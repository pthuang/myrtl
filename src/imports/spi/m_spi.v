==> flow/design.v <==
module m_spi # (
    parameter   [31:00]         USER_CLK_RATE    = 32'd100_000_000  ,  
    parameter   [31:00]         SPI_CLK_RATE     = 32'd2_500_000    ,  
    parameter   [00:00]         MCS_VALID_LEVEL  = 0                ,  
    parameter   [01:00]         SCK_MODE         = 2'b01            ,  
    parameter   [15:00]         AWIDTH           = 16               ,  
    parameter   [15:00]         DWIDTH           = 8                   
) ( 
    input                       user_clk                            ,  
    input                       user_rst                            ,  
    input                       i_rd_evt                            ,  
    input                       i_wr_evt                            ,  
    input       [DWIDTH-1:0]    i_wr_data                           ,  
    input       [AWIDTH-1:0]    i_addr                              ,  
    output reg                  o_rd_evt                            ,  
    output reg  [DWIDTH-1:0]    o_rd_data                           ,  
    output reg                  o_rw_done_evt                       ,  
    output reg                  mcs                                 ,  
    output reg                  sclk                                ,  
    output reg                  mosi                                ,  
    input                       miso                                   
);
    localparam  SCK_DIV         = USER_CLK_RATE/SPI_CLK_RATE/2  ;
    localparam  PAYLOAD_WIDTH   = AWIDTH + DWIDTH + 1           ;
    localparam  IDLE            = 3'b001                        ;
    localparam  BUSY            = 3'b010                        ;
    localparam  MASTER_OUT      = 3'b100                        ;
    reg         [04:00]             c_state                     ;
    reg         [04:00]             n_state                     ;
    reg         [PAYLOAD_WIDTH-1:0] tx_payload                  ;
    reg                             rd_en                       ;
    reg         [31:00]             cnt_mbusy                   ;
    reg         [31:00]             cnt_bit                     ;
    reg                             rw_mode                     ;  
    reg                             read_evt                    ;
    reg         [PAYLOAD_WIDTH-1:0] rx_payload                  ;
    always@(posedge user_clk or posedge user_rst) begin
        if(user_rst) begin
            c_state <=  IDLE;
        end else begin
            c_state <=  n_state;
        end
    end
    always@(*) begin
        case(c_state)
        IDLE       :
        begin
            if(i_wr_evt || i_rd_evt) begin
                n_state = BUSY;
            end else begin
                n_state = IDLE;
            end
        end
        BUSY        :
        begin
            if( (cnt_mbusy == (SCK_DIV - 1)) && (cnt_bit == (PAYLOAD_WIDTH - 1)) && (sclk == SCK_MODE[0])) begin
                n_state = MASTER_OUT;
            end else begin
                n_state = BUSY;
            end
        end
        MASTER_OUT :
        begin
            n_state = IDLE;
        end
        default:n_state = IDLE;
        endcase
    end
    always@(posedge user_clk or posedge user_rst) begin
        if(user_rst) begin
            tx_payload    <= 'h0;
            rd_en         <= 'd0;
            cnt_mbusy     <= 'h0;
            cnt_bit       <= 'h0;
            rw_mode       <= 'b0;
            read_evt      <= 'b0;
            rx_payload    <= 'h0;
            o_rd_evt      <= 'b0;
            o_rd_data     <= 'h0;
            o_rw_done_evt <= 'b0;
            mcs           <= 'b0;
            sclk          <= 'b0;
            mosi          <= 'b0;
        end else begin
            read_evt      <= 0;
            o_rd_evt      <= read_evt;
            o_rw_done_evt <= 0;
            case(c_state)
            IDLE        : 
            begin
                mcs     <= ~MCS_VALID_LEVEL;
                sclk    <=  SCK_MODE[1];
                cnt_bit <= 0;
                if(i_wr_evt) begin
                    tx_payload <= {1'b0,i_addr,i_wr_data};
                    mosi       <= 1'b0;  
                    if(MCS_VALID_LEVEL) begin
                        mcs <= 1;
                    end else begin
                        mcs <= 0; 
                    end
                    if(SCK_MODE[0]) begin  
                        sclk <= 0;
                    end else begin  
                        sclk <= 1; 
                    end
                end
                if(i_rd_evt) begin
                    rw_mode    <= 1;
                    tx_payload <= {1'b1,i_addr,{DWIDTH{1'b0}}};
                    mosi       <= 1'b1;  
                    if(SCK_MODE[0]) begin
                        sclk <= 0;
                    end else begin
                        sclk <= 1;
                    end
                end
            end
            BUSY : 
            begin
                mcs <= MCS_VALID_LEVEL; 
                if(cnt_mbusy == (SCK_DIV - 1)) begin
                    cnt_mbusy <= 'h0;
                end else begin
                    cnt_mbusy <= cnt_mbusy + 1; 
                end
                if (cnt_mbusy == (SCK_DIV - 1)) begin
                    sclk <=  ~sclk;
                    if(sclk == SCK_MODE[0]) begin
                        if(cnt_bit == (PAYLOAD_WIDTH - 1)) begin
                            cnt_bit <=  0;
                            mcs     <= ~MCS_VALID_LEVEL;
                            sclk    <=  SCK_MODE[1];
                        end else begin
                            cnt_bit <=  cnt_bit + 1; 
                        end
                    end
                    if(sclk == SCK_MODE[0]) begin 
                        mosi       <= tx_payload[PAYLOAD_WIDTH-1]; 
                    end else begin
                        tx_payload <= {tx_payload[PAYLOAD_WIDTH-2:0],1'b0};
                    end
                end
                if (rw_mode) begin
                    if (cnt_mbusy == (SCK_DIV - 2)) begin
                        rd_en   <=  ~rd_en;
                    end
                end
                if(cnt_mbusy == 0 && rd_en) begin 
                    rx_payload <= {rx_payload[PAYLOAD_WIDTH-2:0],miso}; 
                end
            end
            MASTER_OUT  : 
            begin
                mcs     <= ~MCS_VALID_LEVEL;
                sclk    <=  SCK_MODE[1];
                rw_mode <=  0;
                o_rw_done_evt <= 1;
                if(rw_mode) begin
                    read_evt  <= 1;
                    o_rd_data <= rx_payload[DWIDTH-1:0];
                end
            end
            default:
            begin
                tx_payload <= 'h0;
                rd_en      <= 'd0;
                cnt_mbusy  <= 'h0;
                cnt_bit    <= 'h0;
                rw_mode    <= 'b0;
                read_evt   <= 'b0;
                o_rd_evt   <= 'b0;
                o_rd_data  <= 'h0;
                mcs        <= 'b0;
                sclk       <= 'b0;
                mosi       <= 'b0;
            end
            endcase 
        end
    end 
endmodule
# --- From RTL to reports: m_spi ---
# The steps from the RTL of m_spi to its reports follow in flow order.
# Lines are those of the file above, counted from 1.
# Operators carry their Yosys type and port widths (W data, S select, Z words).
# Library cell names are shortened.
inputs:
  design: "m_spi"
  clock: "user_clk"
  library: "sky130hd"
  lib_corner: "tt_025C_1v80"

# --- After elaboration ---
# Counts by Yosys on the flattened word-level netlist (proc, flatten, opt, wreduce; memories kept). Register bits leave out memories and registers merged into their read ports (data or address). Print and check cells are left out. Cells with the same type and inputs are merged into one.
word_totals:
  regBits: 116
  input_bits: 29
  output_inout_bits: 13
  elab_cells: 90
op_classes:
  addsub: 2
  n_eq: 14
  n_mux: 39
  logic: 6
  reduce_logical: 15
op_table:
  columns: ["operator", "n"]
  rows:
  - ["$pmux W32 S2", 2]
  - ["$mux W32", 4]
  - ["$mux W25", 4]
  - ["$eq A32 B5 Y1 const B", 3]
  - ["$pmux W25 S3", 1]
  - ["$add A32 B1 Y32 const B", 2]
  - ["$logic_not A32 Y1", 1]
  - ["$mux W1", 19]
  - ["$pmux W8 S2", 1]
  - ["$ne A2 B2 Y1 const B", 7]
  - ["$reduce_and A4 Y1", 2]
  - ["$mux W8", 1]
  - ["$not A1 Y1", 6]
  - ["$reduce_and A2 Y1", 3]
  - ["$reduce_and A3 Y1", 2]
  - ["$pmux W3 S2", 1]
  - ["$pmux W1 S3", 2]
  - ["$reduce_or A2 Y1", 2]
  - ["$pmux W1 S2", 2]
  - ["$logic_and A1 B1 Y1", 3]
  - ["$eq A3 B1 Y1 const B", 1]
  - ["$eq A3 B2 Y1 const B", 1]
  - ["$eq A3 B3 Y1 const B", 1]
  - ["$ne A3 B3 Y1 const B", 1]
  - ["$reduce_or A3 Y1", 1]
  - ["$mux W3", 1]
  - ["$mux W2", 1]
  - ["$logic_or A1 B1 Y1", 1]

# --- Longest topological paths ---
# Yosys ltp: most cells in a row. Word level: on the elaborated netlist, between registers, memories and ports. Mapped: between sequential cells and ports; inverters and the memories' decode and read muxes count.
logic_depth:
  depth_word: 5
  ABC_AREA: 0
  depth_mapped: 9

# --- Synthesis result ---
# Yosys stat after the flow's synthesis: flattened, memories mapped to cells. It holds for the ABC_AREA given above (unset counts as 0); a run with the other value may have another netlist.
# Totals and module areas in this step are rounded.
by_type:
  columns: ["cell_type", "n"]
  rows:
  - ["dfrtp_1", 115]
  - ["o21ai_0", 67]
  - ["nand2_1", 64]
  - ["nor2_1", 55]
  - ["a22oi_1", 24]
  - ["o31ai_1", 22]
  - ["xor2_1", 18]
  - ["nand3_1", 27]
  - ["nand4_1", 17]
  - ["nor4_1", 16]
  - ["xnor2_1", 11]
  - ["mux2_2", 8]
  - ["a22o_1", 9]
  - ["clkbuf_1", 21]
  - ["ha_1", 5]
  - ["and4_1", 7]
  - ["nor3_1", 12]
  - ["a31oi_1", 9]
# Not listed: further types 39, cells in them 92.
synth_totals:
  stdcells: 599
  mapped_area_um2: 5734
  flip_flops: 116

# --- Worst setup path after synthesis ---
# Path of least setup slack by OpenSTA after synthesis, without wires, with an ideal clock, recovery checks aside; 20% of the period is set as input and as output delay. Where synthesis merged equal registers, the netlist keeps one of their names.
synth_path:
  path_type: "register to register"
  startpoint: "register cnt_mbusy[0]"
  endpoint: "register cnt_bit[6]"
  period_ns: 2.21
  setup_ns: 0.096
  arrival_time_ns: 1.973
  setup_slack_ns: 0.141
  path_delay_ns: 2.069
  path_stages: 10
  n_path_buf: 2
  synth_period_reached_ns: 2.069
# "path_delay_ns" = arrival - input delay + setup time.
# "path_stages": output pins that drive a net of the path, with the launching flip-flop's if there is one; two outputs of one cell count as two.
# "synth_period_reached_ns" is the clock period less the worst setup slack; recovery checks do not enter. This is arithmetic on one report: input and output delays are still those of the set period (20% each).
# Between the ends stands the longest chain of elaborated cells between them, by number of cells; it is not shown to be the way that was timed. Of several equally long chains one is given.
# A line is the first line of the expression or statement that the cell stems from. Yosys adds cells for indexed reads and writes and turns some case tables into memories.
# At most two assigning lines are given for a register; there are more.
synth_via:
  cell_sequence: "dfrtp_1 > ha_1 > and4bb_2 > nand4_1 > nor3_1 > nand2_1 > or3_1 > buf_2 > buf_6 > o31ai_1"
  elab_chain_len: 3
synth_lines:
  columns: ["item", "line", "rtl"]
  rows:
  - ["from (decl)", 32, "reg         [31:00]             cnt_mbusy                   ;"]
  - ["from (assign)", 73, "cnt_mbusy     <= 'h0;"]
  - ["from (assign)", 125, "cnt_mbusy <= cnt_mbusy + 1;"]
  - ["$eq A32 B5 Y1", 127, "if (cnt_mbusy == (SCK_DIV - 1)) begin"]
  - ["$mux W32", 127, null]
  - ["$pmux W32 S2", 88, "case(c_state)"]
  - ["to (assign)", 93, "cnt_bit <= 0;"]
  - ["to (assign)", 135, "cnt_bit <=  cnt_bit + 1;"]
  - ["to (decl)", 33, "reg         [31:00]             cnt_bit                     ;"]

# --- Path in the finished layout ---
# Path of least setup slack in the final report of flow run 1 (OpenROAD, finished layout, wires in). Where an end is a register, its clock arrival counts in the times.
layout_path:
  path_type: "register to register"
  startpoint: "register cnt_mbusy[2]"
  endpoint: "register cnt_bit[23]"
  period_ns: 1.46
  setup_ns: 0.09
  arrival_time_ns: 2.65
  setup_slack_ns: -0.86
  path_stages: 9
  n_path_buf: 2
# Between the ends stands the longest chain of elaborated cells between them, by number of cells; it is not shown to be the way that was timed. Of several equally long chains one is given.
# At most two assigning lines are given for a register; there are more.
layout_via:
  cell_sequence: "dfrtp_1 > nor4_2 > buf_4 > nand4_1 > nor3_2 > nand2_1 > or3_4 > clkbuf_16 > o31ai_4"
  elab_chain_len: 3
layout_lines:
  columns: ["item", "line", "rtl"]
  rows:
  - ["from (decl)", 32, "reg         [31:00]             cnt_mbusy                   ;"]
  - ["from (assign)", 73, "cnt_mbusy     <= 'h0;"]
  - ["from (assign)", 125, "cnt_mbusy <= cnt_mbusy + 1;"]
  - ["$eq A32 B5 Y1", 127, "if (cnt_mbusy == (SCK_DIV - 1)) begin"]
  - ["$mux W32", 127, null]
  - ["$pmux W32 S2", 88, "case(c_state)"]
  - ["to (assign)", 93, "cnt_bit <= 0;"]
  - ["to (assign)", 135, "cnt_bit <=  cnt_bit + 1;"]
  - ["to (decl)", 33, "reg         [31:00]             cnt_bit                     ;"]

# Top module m_spi; platform sky130hd; tools Yosys and OpenROAD; 2 stored runs in no particular order. Input and output delays are each 20% of the period that was set; the output load is 0.01 pF.
# By "achievedPeriod_ns" is meant the clock period of the run minus its worst setup slack. This is arithmetic on one report: input and output delays are still those of the set period (20% each).
# By "worst_setup_path_time_ns" is meant the share of the clock period that the worst setup path is allowed (20% is reserved at inputs, 20% at outputs), minus its slack. Clock arrival times at its registers enter into it.
# "design_power_uw" rests on the timing tool's default activity at the inputs, not on a simulated workload.
# Values from the reports are rounded here.
runs:
  - name: "flow run 1"
    settings:
      period_ns: 1.46
      CORE_UTILIZATION: 19
      PLACE_DENSITY_LB_ADDON: 0.06
      CORE_MARGIN: 9
      TNS_END_PERCENT: 15
      CAP_MARGIN: 40
      SLEW_MARGIN: 20
    results:
      synthArea_um2: 5734
      total_die_area_um2: 36760
      finish.stdcell_area_um2: 9041
      utilization_frac: 0.304
      setup_ws_ns: -0.863
      fin_tns_ns: -71.77
      design_power_uw: 7914
      achievedPeriod_ns: 2.323
      worst_setup_path_time_ns: 2.32
      critical_path_kind: "register to register"
  - name: "flow run 2"
    settings:
      period_ns: 2.38
      CORE_UTILIZATION: 20
      SETUP_SLACK_MARGIN: -0.06
      HOLD_SLACK_MARGIN: -0.09
      CORE_ASPECT_RATIO: 0.52
      CELL_PAD_IN_SITES_GLOBAL_PLACEMENT: 3
      GPL_TIMING_DRIVEN: 1
      GPL_ROUTABILITY_DRIVEN: 0
      CAP_MARGIN: 20
      CORE_MARGIN: 2
      SLEW_MARGIN: 20
    results:
      synthArea_um2: 5734
      total_die_area_um2: 30110
      finish.stdcell_area_um2: 7666
      utilization_frac: 0.274
      setup_ws_ns: 0.093
      fin_tns_ns: 0.000
      design_power_uw: 4911
      achievedPeriod_ns: 2.287
      worst_setup_path_time_ns: 2.29
      critical_path_kind: "register to register"
