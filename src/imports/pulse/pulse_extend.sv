==> flow/design.v <==
`timescale 1ns / 1ps
module pulse_delay ( 
    input  logic        clk             ,  
    input  logic        rst             ,  
    input  logic        pulse_in        ,  
    input  logic[31:00] delay_num       ,  
    output logic        pulse_out          
);
    logic       [01:00] pulse_in_r      ;  
    logic       [31:00] delay_number_r  ;  
    logic       [31:00] cnt_delay0      ;  
    logic       [31:00] cnt_delay1      ;  
    always_ff @(posedge clk) begin
        pulse_in_r <= {pulse_in_r[0], pulse_in};
        delay_number_r <= delay_num; 
    end 
    always_ff @(posedge clk or posedge rst) begin 
        if (rst) begin
            cnt_delay0 <= 0;
            cnt_delay1 <= 0;
            pulse_out  <= 0;
        end else begin
            if (pulse_in_r == 2'b01) begin  
                cnt_delay0 <= 1;
            end else if (cnt_delay0 == delay_number_r-1) begin
                cnt_delay0 <= 0;
            end else if (|cnt_delay0) begin
                cnt_delay0 <= cnt_delay0 + 1;
            end else begin
                cnt_delay0 <= cnt_delay0;
            end 
            if (pulse_in_r == 2'b10) begin  
                cnt_delay1 <= 1;
            end else if (cnt_delay1 == delay_number_r-1) begin
                cnt_delay1 <= 0;
            end else if (|cnt_delay1) begin 
                cnt_delay1 <= cnt_delay1 + 1; 
            end else begin 
                cnt_delay1 <= cnt_delay1; 
            end 
            if (cnt_delay0 == delay_number_r-1) begin
                pulse_out <= 1;
            end else if (cnt_delay1 == delay_number_r-1) begin
                pulse_out <= 0; 
            end else begin
                pulse_out <= pulse_out; 
            end 
        end
    end
endmodule
module pulse_extend  # (
    parameter PERIOD  = 32'h12BFFFFF       
) ( 
    input               clk             ,  
    input               rst             ,  
    input               pulse_in        ,  
    input       [31:00] extend_num_l    ,  
    input       [31:00] extend_num_r    ,  
    output logic        pulse_out          
); 
    logic       [31:00] delay_num       ;    
    logic               pulse_ex_left   ;
    logic               pulse_ex_right  ; 
    always_ff @(posedge clk) begin
        delay_num   <= PERIOD - extend_num_l;
    end
    pulse_delay pulse_delay ( 
        .clk            ( clk               ),  
        .rst            ( rst               ),  
        .pulse_in       ( pulse_in          ),  
        .delay_num      ( delay_num         ),  
        .pulse_out      ( pulse_ex_left     )   
    );
    pulse_hold pulse_hold ( 
        .clk            ( clk               ),  
        .rst            ( rst               ),  
        .pulse_in       ( pulse_in          ),  
        .hold_num       ( extend_num_r      ),  
        .pulse_out      ( pulse_ex_right    )   
    );
    assign pulse_out = (pulse_ex_left || pulse_ex_right); 
endmodule
module pulse_hold ( 
    input               clk             ,  
    input               rst             ,  
    input               pulse_in        ,  
    input       [31:00] hold_num        ,  
    output logic        pulse_out          
); 
    logic               pulse_r         ;
    logic       [31:00] hold_num_r      ;    
    logic               pulse_rising    ;
    logic               pulse_falling   ;
    logic               hold_en         ;
    logic       [31:00] cnt_hold        ; 
    always_ff @(posedge clk) begin
        pulse_r    <= pulse_in;
        hold_num_r <= hold_num; 
    end
    assign pulse_rising  = ((~pulse_r) && pulse_in);
    assign pulse_falling = (pulse_r && (~pulse_in));
    always_ff @(posedge clk or posedge rst) begin 
        if(rst) begin
            hold_en     <= 0;
            cnt_hold    <= 0;
            pulse_out   <= 0;
        end else begin
            if(pulse_falling) begin
                hold_en <= 1;
            end else if(pulse_rising || (cnt_hold == hold_num_r-1)) begin  
                hold_en <= 0;
            end else begin 
                hold_en <= hold_en;
            end 
            if(hold_en) begin
                cnt_hold <= (cnt_hold == hold_num_r-1) ? 0 : (cnt_hold + 1);
            end else begin
                cnt_hold <= 'h0;
            end 
            if(pulse_rising) begin 
                pulse_out <= 1'b1; 
            end else if(cnt_hold == hold_num_r-1) begin 
                pulse_out <= 1'b0;
            end else begin
                pulse_out <= pulse_out; 
            end 
        end
    end
endmodule
# Tool chain data of pulse_extend

What the tools print for pulse_extend, step after step.
Lines are those of the file above, counted from 1.
Cell names lack the library's common part.
Not given: n/a

Top: pulse_extend
Clock port: clk
Standard-cell library: sky130hd
Corner: tt_025C_1v80

# Word level

Source: Yosys, flattened and elaborated, memories not mapped. Widths are those after wreduce. Registers that Yosys merges into a memory's read port (data or address) are not register bits. Print and check cells do not count. Equal cells are merged and count once.

Muxes and demuxes: 14
Add/subtract/negate cells: 6
Reductions and logical operators: 11
Eq/ne operators: 5
Bitwise logic cells: 2

Operator list:

| kind                                                                   | count |
| 32-bit two-way mux                                                     | 8 |
| 32-bit by 1-bit adder with 32-bit output (second input constant)       | 3 |
| 32-bit equality test                                                   | 3 |
| 32-bit by 1-bit subtractor with 32-bit output (second input constant)  | 2 |
| 32-bit OR reduction                                                    | 2 |
| 29-bit by 32-bit subtractor with 32-bit output (first input constant)  | 1 |
| 2-bit nonzero test                                                     | 3 |
| 3-bit nonzero test                                                     | 2 |
| 1-bit two-way mux                                                      | 6 |
| 1-bit logical AND                                                      | 2 |
| 1-bit logical OR                                                       | 2 |
| 1-bit inverter                                                         | 2 |
| 2-bit by 1-bit equality test with 1-bit output (second input constant) | 1 |
| 2-bit equality test (second input constant)                            | 1 |

Output and inout bits: 1
Input bits: 67
Elaborated cells: 49
Register bits: 198

# Longest topological paths

Longest topological path by Yosys (ltp), each cell counted once; first at word level (registers and memories cut), then after technology mapping (sequential cells cut; the memories' decode and read muxes count).

Depth in word-level cells: 5
ABC_AREA: 1
Gate-level depth with buffers: 19
Depth with buffers taken out: 18

# Synthesis result

Source: synth_stat.txt of the flow (Yosys; design flattened, memories mapped). It holds for the ABC_AREA given above (unset counts as 0); a run with the other value may have another netlist.

Mapped cells: 1,744
Sequential part of the area: 4,439.3 µm²
Mapped flip-flops: 197
Synthesis area: 11,896.4 µm²

Cells by type:

| cell type | count | area in all (µm²) |
| dfrtp_1   | 99    | 2.48E+03 |
| dfxtp_1   | 98    | 1.96E+03 |
| nand2_1   | 434   | 1.63E+03 |
| nand3_1   | 200   | 1,000.96 |
| nor2_1    | 266   | 998.458 |
| inv_1     | 235   | 882.096 |
| xor2_1    | 79    | 691.914 |
| nand4_1   | 60    | 375.36 |
| nor3_1    | 47    | 235.226 |
| xnor2_1   | 22    | 192.685 |
| o21ai_0   | 30    | 150.144 |
| nor4_1    | 21    | 131.376 |
| nor2_4    | 11    | 123.869 |
| ha_1      | 8     | 100.096 |
| or2_2     | 16    | 100.096 |
| nor2_2    | 14    | 87.584 |
| nand2_2   | 12    | 75.072 |
| nand3b_1  | 10    | 75.072 |

Not listed: further types 20, cells in them 82.

# Timing after synthesis

Path of least setup slack by OpenSTA after synthesis, without wires, with an ideal clock, recovery checks aside; 20% of the period is set as input and as output delay. Where synthesis merged equal registers, the netlist keeps one of their names.

Kind: flip-flop to flip-flop
From: register pulse_hold.hold_num_r[0]
To: register pulse_hold.cnt_hold[20]
Period: 2,880 ps
Setup time: 116 ps
Delay of the path: 2,129 ps
Slack: 751 ps
Required time: 2,764 ps
Arrival: 2,013 ps
Driving pins on the path: 16
Synthesis period reached: 2,129 ps

"delay of the path" = arrival - input delay + setup time.
"driving pins on the path": output pins that drive a net of the path, with the launching flip-flop's if there is one; two outputs of one cell count as two.
"synthesis period reached" = period - worst setup slack (recovery checks aside). The figure is calculated, with input and output delays left at 20% of the set period.
The rows between start and end are the longest chain of elaborated cells between them; the timing report does not say that the signal goes this way. Where chains are equally long, one stands for them.
A line is the first line of the expression or statement that the cell stems from. Yosys adds cells for indexed reads and writes and turns some case tables into memories.
At most two assigning lines are given for a register; there are more.

Path through: dfxtp_1 > inv_1 > ha_1 > nand3_2 > inv_2 > nand2_1 > nor2_2 > nand2_2 > nor2_1 > xor2_1 > nand3b_1 > nor2_1 > nand3_1 > nor2_4 > buf_6 > nor2_1
Cells in the longest elaborated chain: 4
Elaborated cells between the ends (all ways): 4
Those cells by class: 1 x add/sub; 1 x eq/ne; 2 x mux

Ends and longest elaborated chain, post-synthesis:

| item                                          | line | source |
| from (decl)                                   | 91   | `logic       [31:00] hold_num_r      ;` |
| from (assign)                                 | 98   | `hold_num_r <= hold_num;` |
| 32-bit by 1-bit subtractor with 32-bit output | 116  | `cnt_hold <= (cnt_hold == hold_num_r-1) ? 0 : (cnt_hold + 1);` |
| 32-bit equality test                          | 116  |  |
| 32-bit two-way mux                            | 116  |  |
| 32-bit two-way mux                            | 115  | `if(hold_en) begin` |
| to (assign)                                   | 116  |  |
| to (assign)                                   | 118  | `cnt_hold <= 'h0;` |
| to (decl)                                     | 95   | `logic       [31:00] cnt_hold        ;` |

# Timing after layout

From the final timing report of stored run 1: the path of least setup slack in the routed layout; clock arrival at registers is part of the times.
The report prints the path's times to 10 ps; the period is as set.

Kind: flip-flop to flip-flop
From: register pulse_delay.delay_number_r[0]
To: register pulse_delay.cnt_delay1[30]
Required time: 2,410 ps
Arrival: 2,980 ps
Setup time: 100 ps
Driving pins on the path: 21
Period: 2,020 ps
Slack: -570 ps

The rows between start and end are the longest chain of elaborated cells between them; the timing report does not say that the signal goes this way. Where chains are equally long, one stands for them.
At most two assigning lines are given for a register; there are more.

Path through: dfxtp_2 > inv_4 > ha_4 > nand2_4 > buf_6 > nor2_4 > buf_6 > nand3_1 > nand3_1 > nand2_1 > inv_1 > nand2_1 > nor2_1 > nand2_1 > nor2_1 > buf_4 > nand3_4 > buf_12 > clkbuf_16 > nand4_1 > inv_1
Cells in the longest elaborated chain: 4
Elaborated cells between the ends (all ways): 5
Those cells by class: 1 x add/sub; 1 x eq/ne; 2 x mux; 1 x reduce/logical

Ends and longest elaborated chain, post-layout:

| item                                          | line | source |
| from (decl)                                   | 10   | `logic       [31:00] delay_number_r  ;` |
| from (assign)                                 | 15   | `delay_number_r <= delay_num;` |
| 32-bit by 1-bit subtractor with 32-bit output | 34   | `end else if (cnt_delay1 == delay_number_r-1) begin` |
| 32-bit equality test                          | 34   |  |
| 32-bit two-way mux                            | 34   |  |
| 32-bit two-way mux                            | 32   | `if (pulse_in_r == 2'b10) begin` |
| to (assign)                                   | 37   | `cnt_delay1 <= cnt_delay1 + 1;` |
| to (assign)                                   | 39   | `cnt_delay1 <= cnt_delay1;` |
| to (decl)                                     | 12   | `logic       [31:00] cnt_delay1      ;` |

Appendix: measured runs

Top module pulse_extend; platform sky130hd; tools Yosys and OpenROAD; 2 stored runs in no particular order. Input and output delays are each 20% of the period that was set; the output load is 0.01 pF.
"clock period reached" is the run's clock period less its worst setup slack. It is reckoned from that one timing run; input and output delays stay at 20% of the period that was set.
By "time used up by the worst setup path" is meant the share of the clock period that the worst setup path is allowed (20% is reserved at inputs, 20% at outputs), minus its slack. Clock arrival times at its registers enter into it.
"power consumption": no workload was simulated; the value follows from the tool's default switching activity.
"time used up by the worst setup path" is known to 10 ps.
A setting shown as . is not set for that run.
Among the results, . means that no value is shown for the run.

| name                                      | stored run 1           | stored run 2 |
| period_ns                                 | 2.02                   | 3.2          |
| CORE_UTILIZATION                          | 17                     | 49           |
| SETUP_SLACK_MARGIN                        | 0.01                   | -0.27        |
| PLACE_DENSITY_LB_ADDON                    | 0.03                   | .            |
| HOLD_SLACK_MARGIN                         | 0.25                   | .            |
| CORE_MARGIN                               | 7                      | 2            |
| CELL_PAD_IN_SITES_DETAIL_PLACEMENT        | 2                      | 2            |
| TNS_END_PERCENT                           | 70                     | 20           |
| ABC_AREA                                  | 1                      | .            |
| GPL_TIMING_DRIVEN                         | 1                      | .            |
| GPL_ROUTABILITY_DRIVEN                    | 0                      | 0            |
| CTS_CLUSTER_SIZE                          | 41                     | 61           |
| CAP_MARGIN                                | 5                      | 20           |
| MIN_ROUTING_LAYER                         | met2                   | .            |
| SLEW_MARGIN                               | 20                     | 20           |
| CORE_ASPECT_RATIO                         | .                      | 1.7          |
| CELL_PAD_IN_SITES_GLOBAL_PLACEMENT        | .                      | 3            |
| MAX_ROUTING_LAYER                         | .                      | met4         |
| clock period reached (ps)                 | 2,585                  | .            |
| chip area after synthesis (Yosys) (µm²)   | 11,896.4               | .            |
| utilization after layout                  | 0.274                  | .            |
| power consumption (uW)                    | 10,226                 | .            |
| worst hold slack in the final report (ps) | 328                    | .            |
| setup slack of the critical path (ps)     | -565                   | .            |
| standard-cell area after layout (µm²)     | 18,864.3               | .            |
| time used up by the worst setup path (ps) | 2,590                  | .            |
| type of the worst setup path              | flip-flop to flip-flop | .            |
| total negative slack on setup checks (ps) | -41,926                | .            |
| die footprint (µm²)                       | 77,581.7               | .            |

Stored run 2: unfinished; error GPL-0301 in placement
